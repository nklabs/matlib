==> flow/design.v <==
interface fixedp
#(
  parameter WIDTH=16,  
  parameter SCALE=10  
) (
  input clk,
  input reset
);
parameter LEFT = WIDTH-SCALE;  
parameter ZERO = { WIDTH { 1'd0 } };
parameter ONE = { { (LEFT - 2) { 1'd0 } }, 2'd1, { SCALE { 1'd0 } } };
parameter TWO = { { (LEFT - 2) { 1'd0 } }, 2'd2, { SCALE { 1'd0 } } };
parameter THREE = { { (LEFT - 2) { 1'd0 } }, 2'd3, { SCALE { 1'd0 } } };
parameter ONE_HALF = { { LEFT { 1'd0 } }, 1'd1, { (SCALE - 1) { 1'd0 } } };
parameter ONE_THIRD = { { LEFT { 1'd0 } }, { (SCALE / 2) { 2'b01 } } };
parameter TWO_THIRDS = { { LEFT { 1'd0 } }, { (SCALE / 2) { 2'b10 } } };
parameter MUL_LAT = 4;  
parameter DIV_LAT = (WIDTH + SCALE);
parameter SQRT_LAT = WIDTH - (LEFT / 2);
parameter INV_LAT = DIV_LAT;
parameter MATMUL_LAT = MUL_LAT + 1;
parameter CROSSP_LAT = MUL_LAT + 1;
parameter SUMSQR_LAT = MUL_LAT + 1;
parameter ROOTSQR_LAT = SQRT_LAT + SUMSQR_LAT;
parameter VECNORM_LAT = ROOTSQR_LAT;
endinterface
module piperam
 #(
  parameter DELAY = 1,
  parameter WIDTH = 16
) (
  input clk,
  input reset,
  input [WIDTH-1:0] i,
  output logic [WIDTH-1:0] o
  );
parameter ADDRWIDTH = $clog2(DELAY);
logic [ADDRWIDTH-1:0] wr_addr;
logic [ADDRWIDTH-1:0] rd_addr;
logic wr_valid;
ram_blk_dp #(.DATAWIDTH(WIDTH), .ADDRWIDTH(ADDRWIDTH)) pipe_ram  
  (
  .clk (clk),
  .wr_data (i),
  .wr_addr (wr_addr),
  .we (wr_valid),
  .rd_addr (rd_addr),
  .rd_data (o)
  );
always @(posedge clk)
  if (reset)
    begin
      wr_addr <= ADDRWIDTH'(DELAY) - 1;
      wr_valid <= 0;
      rd_addr <= 0;
    end
  else
    begin
      wr_addr <= wr_addr + 1'd1;
      rd_addr <= rd_addr + 1'd1;
      wr_valid <= 1;
    end
endmodule
module ram_blk_dp #(parameter DATAWIDTH = 8, ADDRWIDTH = 9)
  (
  input clk,
  input [DATAWIDTH-1:0] wr_data,
  input [ADDRWIDTH-1:0] wr_addr,
  input we,
  output reg [DATAWIDTH-1:0] rd_data,
  input [ADDRWIDTH-1:0] rd_addr
  );
reg [DATAWIDTH-1:0] blk_ram[((1 << ADDRWIDTH) - 1) : 0];
always @(posedge clk)
  begin
    if (we)
      blk_ram[wr_addr] <= wr_data;
    rd_data <= blk_ram[rd_addr];
  end
endmodule
Reports on piperam
The steps from the RTL of piperam to its reports follow in flow order.
Lines are those of the file above, counted from 1.
Operators: Yosys type, input widths -> output width; for muxes data width and select width s.
{"block": "inputs", "top_module": "piperam", "clock": "clk", "library": "sky130hd", "corner": "tt_025C_1v80"}

After elaboration
Counts by Yosys on the flattened word-level netlist (proc, flatten, opt, wreduce; memories kept). Register bits leave out memories and registers merged into their read ports (data or address); mux counts leave out enables and synchronous resets folded into registers. Print and check cells are left out. Cells with the same type and inputs are merged into one.
Memory sizes are those after Yosys's memory passes, which may raise the word count (mostly to a power of two), join words into wider ones and drop unused or constant bits.
{"block": "op_classes", "n_mux": 3}
{"block": "ops", "cell": "$mux 16", "n": 1}
{"block": "ops", "cell": "$mux 1", "n": 2}
{"block": "bits", "regBits": 1, "ramBits": 16, "clocked_rd_ports_x_width": 16, "n_memories": 1, "in_bits": 18, "output_inout_bits": 16, "elab_cells": 5}
{"block": "mem_list", "name": "pipe_ram.blk_ram", "words": 1, "width": 16, "read_ports": 1, "wr": 1, "line_no": 73, "text": "reg [DATAWIDTH-1:0] blk_ram[((1 << ADDRWIDTH) - 1) : 0];"}

Logic depth
Yosys ltp: most cells in a row. Word level: on the elaborated netlist, between registers, memories and ports. Mapped: between sequential cells and ports; inverters and the memories' decode and read muxes count.
{"block": "depth", "depth_word": 1, "abc_area": 0, "mapped_depth": 1, "ltp_nobuf": 1}

After synthesis
Yosys stat after the flow's synthesis: flattened, memories mapped to cells. It holds for the ABC_AREA given above (unset counts as 0); a run with the other value may have another netlist.
The area totals of this step are shown rounded.
{"block": "mapped", "mapped_cells": 34, "mapped_area_um2": 825, "seqArea_um2": 821, "ff_cells": 33, "buf_cells": 0}
{"block": "types", "cell_type": "sky130_fd_sc_hd__edfxtp_1", "n": 16, "type_area_um2": 480.461}
{"block": "types", "cell_type": "sky130_fd_sc_hd__dfxtp_1", "n": 17, "type_area_um2": 340.326}
{"block": "types", "cell_type": "sky130_fd_sc_hd__inv_1", "n": 1, "type_area_um2": 3.754}
By module: a second synthesis without flattening, with its own total; a netlist apart from the flattened one above.
{"block": "hier_totals", "cells_unflattened": 44, "hier_area_um2": 937}
Each row is one instance without its submodules.
{"block": "by_module", "mod": "ram_blk_dp", "n_inst": 1, "cells": 32, "area_um2": 801, "mod_seq_area_um2": 801}
{"block": "by_module", "mod": "piperam", "n_inst": 1, "cells": 12, "area_um2": 136, "mod_seq_area_um2": 100}

Timing after synthesis
OpenSTA on the mapped netlist: ideal clock, no wires. The path of least setup slack (recovery checks aside). Input and output delay are each 20% of the period. Register names are those of the netlist, which keeps one name where synthesis merged equal registers.
{"block": "synth_path", "path_type": "register to register", "from": "register wr_valid", "to": "memory pipe_ram.blk_ram[0][0]", "tclk_ps": 1000, "setup_time_ps": 373, "launch_ps": 0, "t_arrival_ps": 616, "required_ps": 627, "slack_ps": 11, "delay_ps": 989, "path_stages": 1, "path_buffers": 0, "period_less_setup_slack_ps": 989}
"delay_ps" = arrival - input delay + setup time.
"path_stages": output pins that drive a net of the path, with the launching flip-flop's if there is one; two outputs of one cell count as two.
"period_less_setup_slack_ps" = period - worst setup slack (recovery checks aside). The figure is calculated, with input and output delays left at 20% of the set period.
Between the ends stands the longest chain of elaborated cells between them, by number of cells; it is not shown to be the way that was timed. Of several equally long chains one is given.
A line is the first line of the expression or statement that the cell stems from. Yosys adds cells for indexed reads and writes and turns some case tables into memories.
Only ways into the end's enable, where the timed path ends, are counted here.
{"block": "synth_between", "cell_sequence": "sky130_fd_sc_hd__dfxtp_1", "elab_chain_len": 1, "cone_cells": 1, "cone_lines": 1, "classes_between": "mux (1)"}
{"block": "synth_rtl", "item": "start, declared", "line_no": 40, "text": "logic wr_valid;"}
{"block": "synth_rtl", "item": "start, assigned", "line_no": 54, "text": "wr_valid <= 0;"}
{"block": "synth_rtl", "item": "start, assigned", "line_no": 61, "text": "wr_valid <= 1;"}
{"block": "synth_rtl", "item": "$mux 1", "line_no": 76, "text": "if (we)"}
{"block": "synth_rtl", "item": "end, declared", "line_no": 73, "text": "reg [DATAWIDTH-1:0] blk_ram[((1 << ADDRWIDTH) - 1) : 0];"}

Worst path after layout
From the final timing report of run 2: the path of least setup slack in the routed layout; clock arrival at registers is part of the times.
The report prints the path's times to 10 ps; the period is as set.
{"block": "layout_path", "path_type": "register to output", "from": "register pipe_ram.rd_data[4]", "to": "output port o[4]", "tclk_ps": 881, "output_delay_ps": 180, "launch_ps": 320, "t_arrival_ps": 770, "required_ps": 700, "slack_ps": -60, "path_stages": 2, "path_buffers": 1}
{"block": "layout_between", "cell_sequence": "sky130_fd_sc_hd__dfxtp_2 sky130_fd_sc_hd__buf_6", "elab_chain_len": 0, "cone_cells": 0, "cone_lines": 0}
{"block": "layout_rtl", "item": "start, declared", "line_no": 70, "text": "output reg [DATAWIDTH-1:0] rd_data,"}
{"block": "layout_rtl", "item": "end, declared", "line_no": 35, "text": "output logic [WIDTH-1:0] o"}

FLOW RESULTS
============

Measured results for piperam: 2 stored runs of the Yosys and OpenROAD flow on sky130hd. The settings differ; the order carries no meaning. The constraints put input and output delay at 20% of the set period each and load the outputs with 0.01 pF.
By "achievedPeriod_ps" is meant the clock period of the run minus its worst setup slack. This is arithmetic on one report: input and output delays are still those of the set period (20% each).
By "timing.worst_path_ps" is meant the share of the clock period that the worst setup path is allowed (20% is reserved at inputs, 20% at outputs), minus its slack. Clock arrival times at its registers enter into it.
By "final_power_mw" is meant OpenSTA's value without simulated activity: inputs other than the clock are taken to toggle once in ten clock periods, and the tool carries that through the logic.
"timing.worst_path_ps" is given in steps of 10 ps.
The measured numbers are rounded.

Run 1
==> flow/run.sh <==
#!/bin/bash
# the make line also repeats the synthesis and layout settings of config.mk as NAME=value (left out here)
make -C /OpenROAD-flow-scripts/flow DESIGN_CONFIG=/design/flow/config.mk WORK_HOME=/design/flow/orfs CLKGATE_MAP_FILE= finish
==> flow/config.mk <==
export PLATFORM = sky130hd
export DESIGN_NAME = piperam
export DESIGN_NICKNAME = piperam
export VERILOG_FILES = /design/flow/design.v
export SDC_FILE = /design/flow/constraint.sdc
export NUM_CORES = 4
export LEC_CHECK = 0
export ABC_AREA = 0
export CAP_MARGIN = 20
export CELL_PAD_IN_SITES_DETAIL_PLACEMENT = 2
export CELL_PAD_IN_SITES_GLOBAL_PLACEMENT = 1
export CORE_MARGIN = 2
export CORE_UTILIZATION = 68
export GPL_ROUTABILITY_DRIVEN = 0
export MAX_ROUTING_LAYER = met5
export MIN_ROUTING_LAYER = met1
export PLACE_DENSITY_LB_ADDON = 0.02
export SETUP_SLACK_MARGIN = 0.16
export SLEW_MARGIN = 20
==> flow/constraint.sdc <==
create_clock -name core_clock -period 2.04 [get_ports {clk}]
set_input_delay 0.4080 -clock core_clock [delete_from_list [all_inputs] [get_ports {clk}]]
set_output_delay 0.4080 -clock core_clock [all_outputs]
set_load 0.01 [all_outputs]

==> results of run 1, as JSON <==
{
  "outcome": "no final report: placement broke off with FLW-0024"
}

Run 2
==> flow/run.sh <==
#!/bin/bash
# the make line also repeats the synthesis and layout settings of config.mk as NAME=value (left out here)
make -C /OpenROAD-flow-scripts/flow DESIGN_CONFIG=/design/flow/config.mk WORK_HOME=/design/flow/orfs CLKGATE_MAP_FILE= finish
==> flow/config.mk <==
export PLATFORM = sky130hd
export DESIGN_NAME = piperam
export DESIGN_NICKNAME = piperam
export VERILOG_FILES = /design/flow/design.v
export SDC_FILE = /design/flow/constraint.sdc
export NUM_CORES = 4
export LEC_CHECK = 0
export CAP_MARGIN = 10
export CELL_PAD_IN_SITES_DETAIL_PLACEMENT = 2
export CORE_MARGIN = 2
export CORE_UTILIZATION = 36
export CTS_CLUSTER_DIAMETER = 302
export GPL_ROUTABILITY_DRIVEN = 0
export GPL_TIMING_DRIVEN = 1
export MAX_ROUTING_LAYER = met4
export PLACE_DENSITY_LB_ADDON = 0.14
export SLEW_MARGIN = 20
export TNS_END_PERCENT = 75
==> flow/constraint.sdc <==
create_clock -name core_clock -period 0.881 [get_ports {clk}]
set_input_delay 0.1762 -clock core_clock [delete_from_list [all_inputs] [get_ports {clk}]]
set_output_delay 0.1762 -clock core_clock [all_outputs]
set_load 0.01 [all_outputs]

==> results of run 2, as JSON <==
{
  "synthArea_um2": 825,
  "die_area_um2": 2690,
  "stdcell_area_um2": 1230,
  "post_route_util_pct": 56.4,
  "timing.setup.ws_ps": -62,
  "tns_ps": -777,
  "hold_ws_ps": 344,
  "final_power_mw": 2.66,
  "achievedPeriod_ps": 943,
  "timing.worst_path_ps": 770,
  "path_kind": "register to output"
}
